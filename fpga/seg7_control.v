==> flow/design.v <==
`timescale 1ns / 1ps
module seg7_control(
    input clk,
    input rst,
    input [15:0] result,
    output reg [6:0] seg,       
    output reg [3:0] an        
);
    wire [3:0] ones;
    wire [3:0] tens;
    wire [3:0] hundreds;
    wire [3:0] thousands;
    assign ones      = result[3:0];
    assign tens      = result[7:4];
    assign hundreds  = result[11:8];
    assign thousands = result[15:12];
    parameter ZERO    = 7'b1000000;   
    parameter ONE     = 7'b1111001;   
    parameter TWO     = 7'b0100100;   
    parameter THREE   = 7'b0110000;   
    parameter FOUR    = 7'b0011001;   
    parameter FIVE    = 7'b0010010;   
    parameter SIX     = 7'b0000010;   
    parameter SEVEN   = 7'b1111000;   
    parameter EIGHT   = 7'b0000000;   
    parameter NINE    = 7'b0010000;   
    parameter A       = 7'b0001000;   
    parameter B       = 7'b0000011;   
    parameter C       = 7'b1000110;   
    parameter D       = 7'b0100001;   
    parameter E       = 7'b0000110;   
    parameter F       = 7'b0001110;   
    reg [1:0] digit_select;      
    reg [16:0] digit_timer;      
    always @(posedge clk) begin
        if(rst) begin
            digit_select <= 0;
            digit_timer <= 0; 
        end
        else begin                  
            if(digit_timer == 99_999) begin       
                digit_timer <= 0;                
                digit_select <= digit_select + 1;
            end
            else begin
                digit_timer <= digit_timer + 1;
            end
        end
    end
    always @* begin
        case(digit_select) 
            2'b00 : begin
                an = 4'b1110;  
                case(ones)
                    4'h0: seg = ZERO; 4'h1: seg = ONE; 4'h2: seg = TWO;   4'h3: seg = THREE;
                    4'h4: seg = FOUR; 4'h5: seg = FIVE; 4'h6: seg = SIX;   4'h7: seg = SEVEN;
                    4'h8: seg = EIGHT;4'h9: seg = NINE; 4'hA: seg = A;     4'hB: seg = B;
                    4'hC: seg = C;    4'hD: seg = D;    4'hE: seg = E;     4'hF: seg = F;
                    default: seg = 7'b1111111;  
                endcase
            end
            2'b01 : begin
                an = 4'b1101;  
                case(tens)
                    4'h0: seg = ZERO; 4'h1: seg = ONE; 4'h2: seg = TWO;   4'h3: seg = THREE;
                    4'h4: seg = FOUR; 4'h5: seg = FIVE; 4'h6: seg = SIX;   4'h7: seg = SEVEN;
                    4'h8: seg = EIGHT;4'h9: seg = NINE; 4'hA: seg = A;     4'hB: seg = B;
                    4'hC: seg = C;    4'hD: seg = D;    4'hE: seg = E;     4'hF: seg = F;
                    default: seg = 7'b1111111;  
                endcase
            end
            2'b10 : begin
                an = 4'b1011;  
                case(hundreds)
                    4'h0: seg = ZERO; 4'h1: seg = ONE; 4'h2: seg = TWO;   4'h3: seg = THREE;
                    4'h4: seg = FOUR; 4'h5: seg = FIVE; 4'h6: seg = SIX;   4'h7: seg = SEVEN;
                    4'h8: seg = EIGHT;4'h9: seg = NINE; 4'hA: seg = A;     4'hB: seg = B;
                    4'hC: seg = C;    4'hD: seg = D;    4'hE: seg = E;     4'hF: seg = F;
                    default: seg = 7'b1111111;  
                endcase
            end
            2'b11 : begin
                an = 4'b0111;  
                case(thousands)
                    4'h0: seg = ZERO; 4'h1: seg = ONE; 4'h2: seg = TWO;   4'h3: seg = THREE;
                    4'h4: seg = FOUR; 4'h5: seg = FIVE; 4'h6: seg = SIX;   4'h7: seg = SEVEN;
                    4'h8: seg = EIGHT;4'h9: seg = NINE; 4'hA: seg = A;     4'hB: seg = B;
                    4'hC: seg = C;    4'hD: seg = D;    4'hE: seg = E;     4'hF: seg = F;
                    default: seg = 7'b1111111;  
                endcase
            end
            default: begin
                an = 4'b1111;  
                seg = 7'b1111111;  
            end
        endcase
    end
endmodule
; ---- Reports on seg7_control
; Tool output for the design above, in the order of the flow.
; Lines are those of the file above, counted from 1.
; Library cell names are shortened.
; A cell with n/a has no value.
[inputs]
design = seg7_control
clock_port = clk
lib = sky130hd
pvt_corner = tt_025C_1v80

; ---- Word level
; Counts by Yosys on the flattened word-level netlist (proc, flatten, opt, wreduce; memories kept). Register bits leave out memories and registers merged into their read ports (data or address); mux counts leave out enables and synchronous resets folded into registers. Print and check cells are left out. Cells with the same type and inputs are merged into one.
; Memory sizes are those after Yosys's memory passes, which may raise the word count (mostly to a power of two), join words into wider ones and drop unused or constant bits.
[bits]
input_bits = 18
word_cells = 16
clocked_rd_ports_x_width = 0
n_memories = 4
reg_bits = 19
rom_bits = 448
ram_bits = 0
latch_bits = 0
[classes]
add_sub_neg = 2
muxes = 2
shift = 0
bitwise = 0
reduce_and_logical = 2
n_mul = 0
n_eq = 4
n_cmp = 0
div_mod_pow = 0
[memory_table]
columns = memory, size, word_bits, rd, write_ports, line
row1 = (no name shown), 16, 7, 1, 0, 54  ; case(ones)
row2 = (no name shown), 16, 7, 1, 0, 64  ; case(tens)
row3 = (no name shown), 16, 7, 1, 0, 74  ; case(hundreds)
row4 = (no name shown), 16, 7, 1, 0, 84  ; case(thousands)
[op_table]
columns = operator, n
row1 = case mux 7 bit (select 4 bit), 1
row2 = adder 17 x 1 -> 17 bit with constant B, 1
row3 = equality test 17 bit with constant B, 1
row4 = case mux 4 bit (select 4 bit), 1
row5 = equality test 2 bit with constant B, 2
row6 = adder 2 x 1 -> 2 bit with constant B, 1
row7 = equality test 2 x 1 -> 1 bit with constant B, 1
row8 = zero test 2 bit, 1
row9 = OR reduction 2 bit, 1

; ---- Depth
; Depth = most cells in a row (Yosys ltp): at word level without a register or memory, in the mapped netlist without a sequential cell, where the memories' decode and read muxes count.
[logic_depth]
word_depth = 2
abc_area = 0
ltp_mapped = 7
ltp_nobuf = 6

; ---- Synthesis result
; Source: synth_stat.txt of the flow (Yosys; design flattened, memories mapped). It holds for the ABC_AREA given above (unset counts as 0); a run with the other value may have another netlist.
; Totals and module areas in this step are rounded.
[by_type]
columns = type, n
row1 = ha_1, 35
row2 = dfxtp_1, 19
row3 = mux2i_1, 11
row4 = nand2_1, 22
row5 = inv_1, 21
row6 = xnor2_1, 7
row7 = xor2_1, 7
row8 = o21ai_0, 12
row9 = nor2_1, 14
row10 = a21oi_1, 10
row11 = nor2_2, 8
row12 = o211ai_1, 6
row13 = nor2b_1, 7
row14 = nand3_1, 8
row15 = a21o_1, 5
row16 = a32oi_1, 4
row17 = and4_1, 4
row18 = buf_2, 7
; Not listed: further types 30, cells in them 66.
[synth_totals]
sequential_area_um2 = 380
ff_cells = 19
cell_count = 273
synth_area_um2 = 2200

; ---- Path before layout
; Source: OpenSTA report_checks on the synthesized netlist (no wires, ideal clock, input and output delay 20% of the period each), path of least setup slack; recovery checks are left aside. Register names are those of the netlist, which keeps one name where synthesis merged equal registers.
[synth_timing]
path_type = in2out
start = input port result[12]
end = output port seg[3]
out_delay_ns = 0.638
driving_pins = 6
required_ns = 2.552
clock_period_ns = 3.19
path_delay_ns = 1.067
t_arrival_ns = 1.705
setup_slack_ns = 0.847
period_less_setup_slack_ns = 2.343
; "path_delay_ns" = arrival - input delay + setup time.
; At an output port there is no setup time.
; "driving_pins" counts driving pins, that of a launching flip-flop among them; a cell with two outputs on the path counts twice.
; "period_less_setup_slack_ns" is the clock period less the worst setup slack; recovery checks do not enter. This is arithmetic on one report: input and output delays are still those of the set period (20% each).
; The rows between start and end are the longest chain of elaborated cells between them; the timing report does not say that the signal goes this way. Where chains are equally long, one stands for them.
; A line is the first line of the expression or statement that the cell stems from. Yosys adds cells for indexed reads and writes and turns some case tables into memories.
; The chain passes a memory read, where the word-level depth is cut; so it can be longer than that depth.
[synth_via]
cell_sequence = inv_1 ha_1 inv_1 mux4_2 a32oi_1 a22oi_1
elab_chain_len = 2
cone_cells = 2
cone_classes = 1 x mux; 1 x memory
[synth_rtl]
columns = element, line
row1 = from (decl), 5  ; input [15:0] result,
row2 = memory read (16 x 7 bit), 84  ; case(thousands)
row3 = case mux 7 bit (select 4 bit), 51  ; case(digit_select)
row4 = to (decl), 6  ; output reg [6:0] seg,

; ---- Worst path after layout
; Path of least setup slack in the final report of stored run 1 (OpenROAD, finished layout, wires in). Where an end is a register, its clock arrival counts in the times.
[layout_timing]
path_type = reg2out
start = register digit_select[0]
end = output port seg[4]
required_ns = 1.22
out_delay_ns = 0.31
setup_slack_ns = -0.45
clock_period_ns = 1.53
driving_pins = 7
t_arrival_ns = 1.67
; The rows between start and end are the longest chain of elaborated cells between them; the timing report does not say that the signal goes this way. Where chains are equally long, one stands for them.
[layout_via]
cell_sequence = dfxtp_4 ha_4 buf_6 a222oi_1 buf_4 mux2i_2 buf_2
elab_chain_len = 2
cone_cells = 5
cone_classes = 3 x eq/ne; 1 x mux; 1 x reduce/logical
[layout_rtl]
columns = element, line
row1 = from (decl), 33  ; reg [1:0] digit_select;
row2 = from (assign), 37  ; digit_select <= 0;
row3 = from (assign), 43  ; digit_select <= digit_select + 1;
row4 = equality test 2 bit, 51  ; case(digit_select)
row5 = case mux 7 bit (select 4 bit), 51
row6 = to (decl), 6  ; output reg [6:0] seg,

; Design seg7_control on sky130hd. What follows are 2 stored runs of the flow, each under its own settings; their order means nothing. The constraints put input and output delay at 20% of the set period each and load the outputs with 0.01 pF.
; "period_less_ws_ns": clock period set for the run, less the worst setup slack. It is reckoned from that one timing run; input and output delays stay at 20% of the period that was set.
; "critical_path_time_ns" means the part of the period allowed to the worst setup path (the constraints hold back 20% at inputs and 20% at outputs) less its slack; where the path has registers, the arrival times of their clocks count too.
; "fin_power_mw" is the tool's figure for a default switching activity; nothing was simulated.
; Results are given in rounded form.

[stored run 1: settings]
period_ns = 1.53
CORE_UTILIZATION = 22
PLACE_DENSITY_LB_ADDON = 0.18
CORE_ASPECT_RATIO = 0.87
CELL_PAD_IN_SITES_DETAIL_PLACEMENT = 1
TNS_END_PERCENT = 75
GPL_TIMING_DRIVEN = 1
GPL_ROUTABILITY_DRIVEN = 0
CTS_CLUSTER_DIAMETER = 123
CAP_MARGIN = 35
MIN_ROUTING_LAYER = met1
CORE_MARGIN = 2
SLEW_MARGIN = 20
[stored run 1: results]
fin_ws_ns = -0.447
period_less_ws_ns = 1.977
dieArea_um2 = 10800
yosys_chip_area_um2 = 2200
fin_power_mw = 1.63
critical_path_time_ns = 1.67
critical_path_kind = reg2out
setupTns_ns = -2.88
worst_hold_slack_ns = 0.507
fin_util_pct = 38.5

[stored run 2: settings]
period_ns = 1.35
CORE_UTILIZATION = 27
SETUP_SLACK_MARGIN = -0.12
HOLD_SLACK_MARGIN = -0.08
CORE_ASPECT_RATIO = 0.63
CORE_MARGIN = 2
TNS_END_PERCENT = 5
GPL_TIMING_DRIVEN = 1
SLEW_MARGIN = 30
MIN_ROUTING_LAYER = met1
CAP_MARGIN = 20
[stored run 2: results]
fin_ws_ns = -0.688
period_less_ws_ns = 2.038
dieArea_um2 = 8920
yosys_chip_area_um2 = 2200
fin_power_mw = 1.73
critical_path_time_ns = 1.77
critical_path_kind = reg2out
setupTns_ns = -5.29
worst_hold_slack_ns = 0.512
fin_util_pct = 42.8
