==> flow/design.v <==
`timescale 1ns / 1ps
module register_file(
    input clk,
    input reset,
    input [2:0] rf_addr,
    input R_L,          
    input R_E,          
    input [15:0] data_in,
    output [15:0] data_out,
    output [15:0] result
);
    reg [15:0] RA, RB, RC, RD, RE, RF, RG, RH;
    assign result = RD;
    always @(posedge clk) begin
        if (reset) begin
            RA <= 16'h0000;
            RB <= 16'h0000;
            RC <= 16'h0000;
            RD <= 16'h0000;
            RE <= 16'h0000;
            RF <= 16'h0000;
            RG <= 16'h0000;
            RH <= 16'h0000;
        end else if (R_L) begin  
            case (rf_addr)
                3'b000: RA <= data_in;
                3'b001: RB <= data_in;
                3'b010: RC <= data_in;
                3'b011: RD <= data_in;
                3'b100: RE <= data_in;
                3'b101: RF <= data_in;
                3'b110: RG <= data_in;
                3'b111: RH <= data_in;
            endcase
        end
    end
    assign data_out = (R_E) ? (
        (rf_addr == 3'b000) ? RA :
        (rf_addr == 3'b001) ? RB :
        (rf_addr == 3'b010) ? RC :
        (rf_addr == 3'b011) ? RD :
        (rf_addr == 3'b100) ? RE :
        (rf_addr == 3'b101) ? RF :
        (rf_addr == 3'b110) ? RG :
        (rf_addr == 3'b111) ? RH :
        16'h0000  
    ) : 16'h0000;  
endmodule
Tool chain data of register_file
What the tools print for register_file, step after step.
Lines are those of the file above, counted from 1.
Operators carry their Yosys type and port widths (W data, S select, Z words).
{"block": "inputs", "design": "register_file", "clk_port": "clk", "library": "sky130hd", "pvt_corner": "tt_025C_1v80"}

Word-level counts
Source: Yosys, flattened and elaborated, memories not mapped. Widths are those after wreduce. Registers that Yosys merges into a memory's read port (data or address) are not register bits. Print and check cells do not count. Equal cells are merged and count once.
{"block": "classes", "equal": 7, "muxes": 9, "reduce_and_logical": 9}
{"block": "op_table", "operator": "$mux W16", "n": 9}
{"block": "op_table", "operator": "$reduce_and A2 Y1", "n": 8}
{"block": "op_table", "operator": "$eq A3 B3 Y1 const B", "n": 4}
{"block": "op_table", "operator": "$eq A3 B2 Y1 const B", "n": 2}
{"block": "op_table", "operator": "$eq A3 B1 Y1 const B", "n": 1}
{"block": "op_table", "operator": "$logic_not A3 Y1", "n": 1}
{"block": "bits", "reg_bits": 128, "input_bits": 23, "output_inout_bits": 32, "word_cells": 33}

Depth
Depth = most cells in a row (Yosys ltp): at word level without a register or memory, in the mapped netlist without a sequential cell, where the memories' decode and read muxes count.
{"block": "logic_depth", "depth_word": 10, "ABC_AREA": 1, "mapped_depth": 10, "ltp_nobuf": 9}

After synthesis
Yosys stat after the flow's synthesis: flattened, memories mapped to cells. It holds for the ABC_AREA given above (unset counts as 0); a run with the other value may have another netlist.
{"block": "by_type", "cell_type": "sky130_fd_sc_hd__dfxtp_1", "n": 128, "area_total_um2": 2.56E+03}
{"block": "by_type", "cell_type": "sky130_fd_sc_hd__nand2_1", "n": 259, "area_total_um2": 972.182}
{"block": "by_type", "cell_type": "sky130_fd_sc_hd__a21oi_1", "n": 96, "area_total_um2": 480.461}
{"block": "by_type", "cell_type": "sky130_fd_sc_hd__nand3_1", "n": 64, "area_total_um2": 320.307}
{"block": "by_type", "cell_type": "sky130_fd_sc_hd__nand4_1", "n": 49, "area_total_um2": 306.544}
{"block": "by_type", "cell_type": "sky130_fd_sc_hd__a211oi_1", "n": 32, "area_total_um2": 240.23}
{"block": "by_type", "cell_type": "sky130_fd_sc_hd__nor2_1", "n": 64, "area_total_um2": 240.23}
{"block": "by_type", "cell_type": "sky130_fd_sc_hd__buf_2", "n": 35, "area_total_um2": 175.168}
{"block": "by_type", "cell_type": "sky130_fd_sc_hd__inv_1", "n": 36, "area_total_um2": 135.13}
{"block": "by_type", "cell_type": "sky130_fd_sc_hd__clkbuf_1", "n": 31, "area_total_um2": 116.362}
{"block": "by_type", "cell_type": "sky130_fd_sc_hd__o21ai_0", "n": 16, "area_total_um2": 80.077}
{"block": "by_type", "cell_type": "sky130_fd_sc_hd__nor3_4", "n": 3, "area_total_um2": 48.797}
{"block": "by_type", "cell_type": "sky130_fd_sc_hd__buf_4", "n": 5, "area_total_um2": 37.536}
{"block": "by_type", "cell_type": "sky130_fd_sc_hd__buf_1", "n": 5, "area_total_um2": 18.768}
{"block": "by_type", "cell_type": "sky130_fd_sc_hd__inv_2", "n": 5, "area_total_um2": 18.768}
{"block": "by_type", "cell_type": "sky130_fd_sc_hd__nand2_2", "n": 3, "area_total_um2": 18.768}
{"block": "by_type", "cell_type": "sky130_fd_sc_hd__nand4_2", "n": 1, "area_total_um2": 12.512}
{"block": "by_type", "cell_type": "sky130_fd_sc_hd__buf_6", "n": 1, "area_total_um2": 11.261}
Other cell types: 5; their cells: 5.
{"block": "synth_totals", "mapped_cells": 838, "synth_area_mm2": 0.0058394, "seqArea_mm2": 0.0025625, "flip_flops": 128, "buf_cells": 77}

Worst setup path after synthesis
Path of least setup slack by OpenSTA after synthesis, without wires, with an ideal clock, recovery checks aside; 20% of the period is set as input and as output delay. Where synthesis merged equal registers, the netlist keeps one of their names.
{"block": "synth_timing", "kind": "input-to-output", "start": "input port rf_addr[1]", "end": "output port data_out[10]", "tclk_ns": 2.0, "in_delay_ns": 0.400, "output_delay_ns": 0.400, "launch_ns": 0.400, "t_arrival_ns": 1.444, "t_required_ns": 1.600, "slack_ns": 0.156, "delay_ns": 1.044, "driving_pins": 8, "n_path_buf": 2, "synth_period_reached_ns": 1.844}
"delay_ns" is the arrival time less input delay plus setup time.
At an output port there is no setup time.
"driving_pins" counts driving pins, that of a launching flip-flop among them; a cell with two outputs on the path counts twice.
"synth_period_reached_ns" = period - worst setup slack (recovery checks aside). The figure is calculated, with input and output delays left at 20% of the set period.
The rows between start and end are the longest chain of elaborated cells between them; the timing report does not say that the signal goes this way. Where chains are equally long, one stands for them.
Each line given opens the expression or statement behind the cell; cells for indexed reads and writes are added by Yosys, which also makes memories of some case tables.
{"block": "synth_via", "cell_sequence": "sky130_fd_sc_hd__buf_4 sky130_fd_sc_hd__inv_2 sky130_fd_sc_hd__nor3_4 sky130_fd_sc_hd__buf_2 sky130_fd_sc_hd__nand2_1 sky130_fd_sc_hd__nand4_1 sky130_fd_sc_hd__nor2_1 sky130_fd_sc_hd__nor2_1", "elab_chain_len": 10, "cells_between": 17, "classes_between": "eq/ne (7); mux (9); reduce/logical (1)"}
{"block": "synth_lines", "item": "start, declared", "line_no": 5, "rtl": "input [2:0] rf_addr,"}
{"block": "synth_lines", "item": "$eq A3 B3 Y1", "line_no": 45, "rtl": "(rf_addr == 3'b111) ? RH :"}
{"block": "synth_lines", "item": "$mux W16", "line_no": 45}
{"block": "synth_lines", "item": "$mux W16", "line_no": 44, "rtl": "(rf_addr == 3'b110) ? RG :"}
{"block": "synth_lines", "item": "$mux W16", "line_no": 43, "rtl": "(rf_addr == 3'b101) ? RF :"}
{"block": "synth_lines", "item": "$mux W16", "line_no": 42, "rtl": "(rf_addr == 3'b100) ? RE :"}
{"block": "synth_lines", "item": "$mux W16", "line_no": 41, "rtl": "(rf_addr == 3'b011) ? RD :"}
{"block": "synth_lines", "item": "$mux W16", "line_no": 40, "rtl": "(rf_addr == 3'b010) ? RC :"}
{"block": "synth_lines", "item": "$mux W16", "line_no": 39, "rtl": "(rf_addr == 3'b001) ? RB :"}
{"block": "synth_lines", "item": "$mux W16", "line_no": 38, "rtl": "(rf_addr == 3'b000) ? RA :"}
{"block": "synth_lines", "item": "$mux W16", "line_no": 37, "rtl": "assign data_out = (R_E) ? ("}
{"block": "synth_lines", "item": "end, declared", "line_no": 9, "rtl": "output [15:0] data_out,"}

Timing after layout
Path of least setup slack in the final report of flow run A (OpenROAD, finished layout, wires in). Where an end is a register, its clock arrival counts in the times.
{"block": "layout_timing", "kind": "input-to-output", "start": "input port rf_addr[2]", "end": "output port data_out[15]", "tclk_ns": 1.45, "in_delay_ns": 0.29, "output_delay_ns": 0.29, "launch_ns": 0.29, "t_arrival_ns": 1.93, "t_required_ns": 1.16, "slack_ns": -0.77, "driving_pins": 10, "n_path_buf": 5}
The rows between start and end are the longest chain of elaborated cells between them; the timing report does not say that the signal goes this way. Where chains are equally long, one stands for them.
{"block": "layout_via", "cell_sequence": "sky130_fd_sc_hd__buf_6 sky130_fd_sc_hd__buf_6 sky130_fd_sc_hd__buf_12 sky130_fd_sc_hd__nor3_4 sky130_fd_sc_hd__buf_12 sky130_fd_sc_hd__nand2_1 sky130_fd_sc_hd__nand4_1 sky130_fd_sc_hd__nor2_1 sky130_fd_sc_hd__nor2_1 sky130_fd_sc_hd__buf_2", "elab_chain_len": 10, "cells_between": 17, "classes_between": "eq/ne (7); mux (9); reduce/logical (1)"}
{"block": "layout_lines", "item": "start, declared", "line_no": 5, "rtl": "input [2:0] rf_addr,"}
{"block": "layout_lines", "item": "$eq A3 B3 Y1", "line_no": 45, "rtl": "(rf_addr == 3'b111) ? RH :"}
{"block": "layout_lines", "item": "$mux W16", "line_no": 45}
{"block": "layout_lines", "item": "$mux W16", "line_no": 44, "rtl": "(rf_addr == 3'b110) ? RG :"}
{"block": "layout_lines", "item": "$mux W16", "line_no": 43, "rtl": "(rf_addr == 3'b101) ? RF :"}
{"block": "layout_lines", "item": "$mux W16", "line_no": 42, "rtl": "(rf_addr == 3'b100) ? RE :"}
{"block": "layout_lines", "item": "$mux W16", "line_no": 41, "rtl": "(rf_addr == 3'b011) ? RD :"}
{"block": "layout_lines", "item": "$mux W16", "line_no": 40, "rtl": "(rf_addr == 3'b010) ? RC :"}
{"block": "layout_lines", "item": "$mux W16", "line_no": 39, "rtl": "(rf_addr == 3'b001) ? RB :"}
{"block": "layout_lines", "item": "$mux W16", "line_no": 38, "rtl": "(rf_addr == 3'b000) ? RA :"}
{"block": "layout_lines", "item": "$mux W16", "line_no": 37, "rtl": "assign data_out = (R_E) ? ("}
{"block": "layout_lines", "item": "end, declared", "line_no": 9, "rtl": "output [15:0] data_out,"}

Subject: flow runs of register_file

Hi,

Stored flow runs of register_file (2 of them; Yosys, OpenROAD, sky130hd). They differ in their settings and are not a sequence. Constraints: input delay and output delay 20% of the set period each, output load 0.01 pF.
"achievedPeriod_ns" is the run's clock period less its worst setup slack. It is reckoned from that one timing run; input and output delays stay at 20% of the period that was set.
By "timing.worst_path_ns" is meant the share of the clock period that the worst setup path is allowed (20% is reserved at inputs, 20% at outputs), minus its slack. Clock arrival times at its registers enter into it.
By "final_power_mw" is meant OpenSTA's value without simulated activity: inputs other than the clock are taken to toggle once in ten clock periods, and the tool carries that through the logic.

Flow run A
==> flow/run.sh <==
#!/bin/bash
# the make line also repeats the synthesis and layout settings of config.mk as NAME=value (left out here)
make -C /OpenROAD-flow-scripts/flow DESIGN_CONFIG=/design/flow/config.mk WORK_HOME=/design/flow/orfs CLKGATE_MAP_FILE= finish
==> flow/config.mk <==
export PLATFORM = sky130hd
export DESIGN_NAME = register_file
export DESIGN_NICKNAME = register_file
export VERILOG_FILES = /design/flow/design.v
export SDC_FILE = /design/flow/constraint.sdc
export NUM_CORES = 4
export LEC_CHECK = 0
export ABC_AREA = 1
export CAP_MARGIN = 5
export CELL_PAD_IN_SITES_DETAIL_PLACEMENT = 0
export CORE_MARGIN = 3
export CORE_UTILIZATION = 59
export CTS_CLUSTER_DIAMETER = 273
export GPL_ROUTABILITY_DRIVEN = 1
export MAX_ROUTING_LAYER = met5
export PLACE_DENSITY = 0.9
export SETUP_SLACK_MARGIN = 0.01
export SLEW_MARGIN = 20
==> flow/constraint.sdc <==
create_clock -name core_clock -period 1.45 [get_ports {clk}]
set_input_delay 0.2900 -clock core_clock [delete_from_list [all_inputs] [get_ports {clk}]]
set_output_delay 0.2900 -clock core_clock [all_outputs]
set_load 0.01 [all_outputs]

==> results of flow run A, as JSON <==
{
  "final_hold_ws_ns": 0.206,
  "ys_area_mm2": 0.0058394,
  "final_power_mw": 9.506,
  "cell_area_final_mm2": 0.0083042,
  "timing.worst_path_ns": 1.64,
  "critical_path_kind": "input-to-output",
  "achievedPeriod_ns": 2.216,
  "design_die_area_mm2": 0.0111271,
  "worstSetupSlack_ns": -0.766
}

Flow run B
==> flow/run.sh <==
#!/bin/bash
# the make line also repeats the synthesis and layout settings of config.mk as NAME=value (left out here)
make -C /OpenROAD-flow-scripts/flow DESIGN_CONFIG=/design/flow/config.mk WORK_HOME=/design/flow/orfs CLKGATE_MAP_FILE= finish
==> flow/config.mk <==
export PLATFORM = sky130hd
export DESIGN_NAME = register_file
export DESIGN_NICKNAME = register_file
export VERILOG_FILES = /design/flow/design.v
export SDC_FILE = /design/flow/constraint.sdc
export NUM_CORES = 4
export LEC_CHECK = 0
export CAP_MARGIN = 20
export CORE_MARGIN = 2
export CORE_UTILIZATION = 40
export SLEW_MARGIN = 20
==> flow/constraint.sdc <==
create_clock -name core_clock -period 1.1 [get_ports {clk}]
set_input_delay 0.2200 -clock core_clock [delete_from_list [all_inputs] [get_ports {clk}]]
set_output_delay 0.2200 -clock core_clock [all_outputs]
set_load 0.01 [all_outputs]

==> results of flow run B, as JSON <==
{
  "final_hold_ws_ns": 0.254,
  "ys_area_mm2": 0.0061822,
  "final_power_mw": 12.152,
  "cell_area_final_mm2": 0.0095829,
  "timing.worst_path_ns": 1.53,
  "critical_path_kind": "reg-to-output",
  "achievedPeriod_ns": 1.751,
  "design_die_area_mm2": 0.016466,
  "worstSetupSlack_ns": -0.651
}

Regards
